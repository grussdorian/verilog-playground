==> flow/design.v <==
module pipe_adder(sum, cout, a, b, cin, clk);
input clk;
input [15:0] a,b;
input cin;
output [15:0] sum;
output  cout;
wire [2:0] c;
wire [15:0] s;
reg [3:0] r1,r2,r3;
reg[3:0] s1,s2,s3,s4;
reg[3:0] t1,t2,t3,t4,t5;
reg[3:0] u1,u2,u3,u4,u5,u6;
reg a1,a2,a3;
rca_adder RCA1(
.a(a[3:0]), 
.b(b[3:0]), 
.cin(cin),
.sum(s[3:0]),
.cout(c[0]));
rca_adder RCA2(
.a(s1),
.b(s2), 
.cin(a1), 
.sum(s[7:4]),
 .cout(c[1]));
rca_adder RCA3(
.a(t3),
 .b(t4), 
.cin(a2),
 .sum(s[11:8]),
 .cout(c[2]));
rca_adder RCA4(
.a(u5),
 .b(u6), 
.cin(a3),
 .sum(sum[15:12]),
 .cout(cout));
  always @(posedge clk)
  begin
         r1<=s[3:0];
         r2<=r1;
         r3<=r1;
        s1<=a[7:4];
        s2<=b[7:4];
        a1<=c[0];
        s3<=s[7:4];
        s4<=s3;
       t1<=a[11:8];
       t2<=b[11:8];
       t3<=t1;
       t4<=t2;
       a2<=c[1];
       t5<=s[11:8];
       u1<=a[15:12];
       u2<=b[15:12];
       u3<=u1;
       u4<=u2;
       u5<=u3;
       u6<=u4;
       a3<=c[2];
  end
assign  sum[3:0]=r3;
assign  sum[7:4]=s4;
assign  sum[11:8]=t5;
endmodule
module full_adder (sum,cout,a,b,cin);
  input a,b,cin;
  output sum,cout;
  wire t1,t2,t3;
  xor(sum,a,b,cin);
  and(t1,a,cin);
  and(t2,b,cin);
  and(t3,a,b);
  or(cout,t1,t2,t3);
endmodule
module rca_adder (sum, cout, a, b, cin);
  input [3:0] a,b;
  input cin;
  output [3:0] sum;
  output cout;
  wire t0,t1,t2;
  full_adder fa0(sum[0],t0,a[0],b[0],cin);
  full_adder fa1(sum[1],t1,a[1],b[1],t0);
  full_adder fa2(sum[2],t2,a[2],b[2],t1);
  full_adder fa3(sum[3],cout,a[3],b[3],t2);
endmodule
==> Step by step through the tools: pipe_adder <==
The steps from the RTL of pipe_adder to its reports follow in flow order.
Lines are those of the file above, counted from 1.
Library cell names are shortened.
{ "design": {"top": "pipe_adder", "clk_port": "clk", "cell_library": "sky130hd", "lib_corner": "tt_025C_1v80"} }

==> Elaborated design <==
Counts by Yosys on the flattened word-level netlist (proc, flatten, opt, wreduce; memories kept). Register bits leave out memories and registers merged into their read ports (data or address); mux counts leave out enables and synchronous resets folded into registers. Print and check cells are left out. Cells with the same type and inputs are merged into one.
{ "bits": {"reg_bits": 71, "input_bits": 34, "out_inout_bits": 17, "word_cells": 132} }
{ "op_classes": {"bitwise": 112} }
{ "op_table": {"columns": ["op", "count"], "rows": [
  ["1-bit bitwise AND", 48],
  ["1-bit OR", 32],
  ["1-bit bitwise XOR", 32]
]} }

==> Logic depth <==
Longest topological path by Yosys (ltp), each cell counted once; first at word level (registers and memories cut), then after technology mapping (sequential cells cut; the memories' decode and read muxes count).
{ "logic_depth": {"word_depth": 12, "abc_area": 0, "mapped_depth": 9} }

==> After synthesis <==
The flow's flattened synthesis, as Yosys stat reports it; memories are mapped. The netlist is that of the ABC_AREA named above (0 if unset); the other value can give another one.
The area totals of this step are shown rounded.
{ "types": {"columns": ["cell", "count", "area_total_um2"], "rows": [
  ["dfxtp_1", 71, 1.42E+03],
  ["fa_1", 16, 320.307],
  ["inv_1", 40, 150.144],
  ["buf_4", 4, 30.029]
]} }
{ "mapped": {"mapped_cells": 131, "synth_area_um2": 1920, "ff_cells": 71, "n_buf": 4} }
The figures by module come from a second, unflattened synthesis with its own total; it is not the netlist above.
{ "hier_totals": {"cells_unflattened": 87, "area_unflattened_um2": 1740} }
Rows give one instance, submodules left out.
{ "modules": {"columns": ["mod", "n_inst", "cells", "area_um2", "mod_seq_area_um2"], "rows": [
  ["pipe_adder", 1, 71, 1420, 1420],
  ["full_adder", 16, 1, 20.0, 0.0],
  ["rca_adder", 4, 0, 0.0, 0.0]
]} }

==> Path before layout <==
Source: OpenSTA report_checks on the synthesized netlist (no wires, ideal clock, input and output delay 20% of the period each), path of least setup slack; recovery checks are left aside. Register names are those of the netlist, which keeps one name where synthesis merged equal registers.
{ "synth_timing": {"path_kind": "register -> output", "start": "register u5[0]", "end": "output sum[15]", "tclk_ps": 4520, "out_delay_ps": 904, "t_first_pin_ps": 0, "arrival_time_ps": 2018, "required_ps": 3616, "slack_ps": 1598, "path_delay_ps": 2018, "path_stages": 10, "n_path_buf": 1, "period_less_setup_slack_ps": 2922} }
"path_delay_ps" = arrival - input delay + setup time.
A path that ends at an output port has no setup time.
"path_stages": output pins that drive a net of the path, with the launching flip-flop's if there is one; two outputs of one cell count as two.
"period_less_setup_slack_ps" = period - worst setup slack (recovery checks aside). The figure is calculated, with input and output delays left at 20% of the set period.
Between the ends stands the longest chain of elaborated cells between them, by number of cells; it is not shown to be the way that was timed. Of several equally long chains one is given.
A line is the first line of the expression or statement that the cell stems from. Yosys adds cells for indexed reads and writes and turns some case tables into memories.
{ "synth_via": {"path_cell_list": "dfxtp_1 -> inv_1 -> fa_1 -> inv_1 -> fa_1 -> fa_1 -> inv_1 -> fa_1 -> inv_1 -> buf_4", "elab_chain_len": 10} }
{ "synth_rtl": {"columns": ["element", "line", "text"], "rows": [
  ["from (decl)", 12, "reg[3:0] u1,u2,u3,u4,u5,u6;"],
  ["from (assign)", 58, "u5<=u3;"],
  ["1-bit bitwise AND", 71, "and(t1,a,cin);"],
  ["1-bit OR x2", 74, "or(cout,t1,t2,t3);"],
  ["1-bit bitwise AND", 71, null],
  ["1-bit OR x2", 74, null],
  ["1-bit bitwise AND", 71, null],
  ["1-bit OR x2", 74, null],
  ["1-bit bitwise XOR", 70, "xor(sum,a,b,cin);"],
  ["to (decl)", 5, "output [15:0] sum;"]
]} }
Nets of the timed path that keep an RTL name, with a line that drives or declares them; the list need not be complete.
{ "synth_nets": {"columns": ["net", "line"], "rows": [
  ["RCA4.fa3.sum", 70]
]} }

==> Timing after layout <==
Path of least setup slack in the final report of stored run 2 (OpenROAD, finished layout, wires in). Where an end is a register, its clock arrival counts in the times.
The report prints the path's times to 10 ps; the period is as set.
{ "layout_timing": {"path_kind": "register -> output", "start": "register u5[0]", "end": "output sum[15]", "tclk_ps": 2940, "out_delay_ps": 590, "t_first_pin_ps": 330, "arrival_time_ps": 2230, "required_ps": 2350, "slack_ps": 120, "path_stages": 10, "n_path_buf": 1} }
Between the ends stands the longest chain of elaborated cells between them, by number of cells; it is not shown to be the way that was timed. Of several equally long chains one is given.
{ "layout_via": {"path_cell_list": "dfxtp_2 -> inv_2 -> fa_2 -> inv_2 -> fa_2 -> fa_2 -> inv_2 -> fa_1 -> inv_1 -> buf_6", "elab_chain_len": 10} }
{ "layout_rtl": {"columns": ["element", "line", "text"], "rows": [
  ["from (decl)", 12, "reg[3:0] u1,u2,u3,u4,u5,u6;"],
  ["from (assign)", 58, "u5<=u3;"],
  ["1-bit bitwise AND", 71, "and(t1,a,cin);"],
  ["1-bit OR x2", 74, "or(cout,t1,t2,t3);"],
  ["1-bit bitwise AND", 71, null],
  ["1-bit OR x2", 74, null],
  ["1-bit bitwise AND", 71, null],
  ["1-bit OR x2", 74, null],
  ["1-bit bitwise XOR", 70, "xor(sum,a,b,cin);"],
  ["to (decl)", 5, "output [15:0] sum;"]
]} }

Subject: flow runs of pipe_adder

Hi,

Below are 2 stored runs of the flow (Yosys, OpenROAD; platform sky130hd) on pipe_adder, each with its settings and what was measured, unordered. Constraints: input delay and output delay 20% of the set period each, output load 0.01 pF.
"period_reached_ps": clock period set for the run, less the worst setup slack. It is reckoned from that one timing run; input and output delays stay at 20% of the period that was set.
By "critical_path_time_ps" is meant the share of the clock period that the worst setup path is allowed (20% is reserved at inputs, 20% at outputs), minus its slack. Clock arrival times at its registers enter into it.
"power_total_mw" rests on the timing tool's default activity at the inputs, not on a simulated workload.
"critical_path_time_ps" is given in steps of 10 ps.
Values from the reports are rounded here.
[
  {
    "run": "stored run 1",
    "settings": { "period_ns": 2.7, "CORE_UTILIZATION": 71, "PLACE_DENSITY_LB_ADDON": 0.28, "CORE_ASPECT_RATIO": 1.66, "CORE_MARGIN": 10, "CELL_PAD_IN_SITES_GLOBAL_PLACEMENT": 2, "CELL_PAD_IN_SITES_DETAIL_PLACEMENT": 2, "TNS_END_PERCENT": 25, "ABC_AREA": 1, "GPL_ROUTABILITY_DRIVEN": 1, "CTS_CLUSTER_SIZE": 81, "MAX_ROUTING_LAYER": "met4", "CAP_MARGIN": 20, "SLEW_MARGIN": 20 },
    "outcome": "incomplete, placement halted on FLW-0024"
  },
  {
    "run": "stored run 2",
    "settings": { "period_ns": 2.94, "SETUP_SLACK_MARGIN": 0.47, "CAP_MARGIN": 20, "CORE_MARGIN": 2, "CORE_UTILIZATION": 40, "SLEW_MARGIN": 20 },
    "results": { "power_total_mw": 2.23, "synth_area_um2": 1920, "ws_hold_ps": 328, "period_reached_ps": 2820, "final_setup_ws_ps": 120, "cell_area_final_um2": 2710, "setup_tns_ps": 0, "dieArea_um2": 5380, "critical_path_time_ps": 2230, "critical_path_type": "register -> output" }
  }
]

Regards
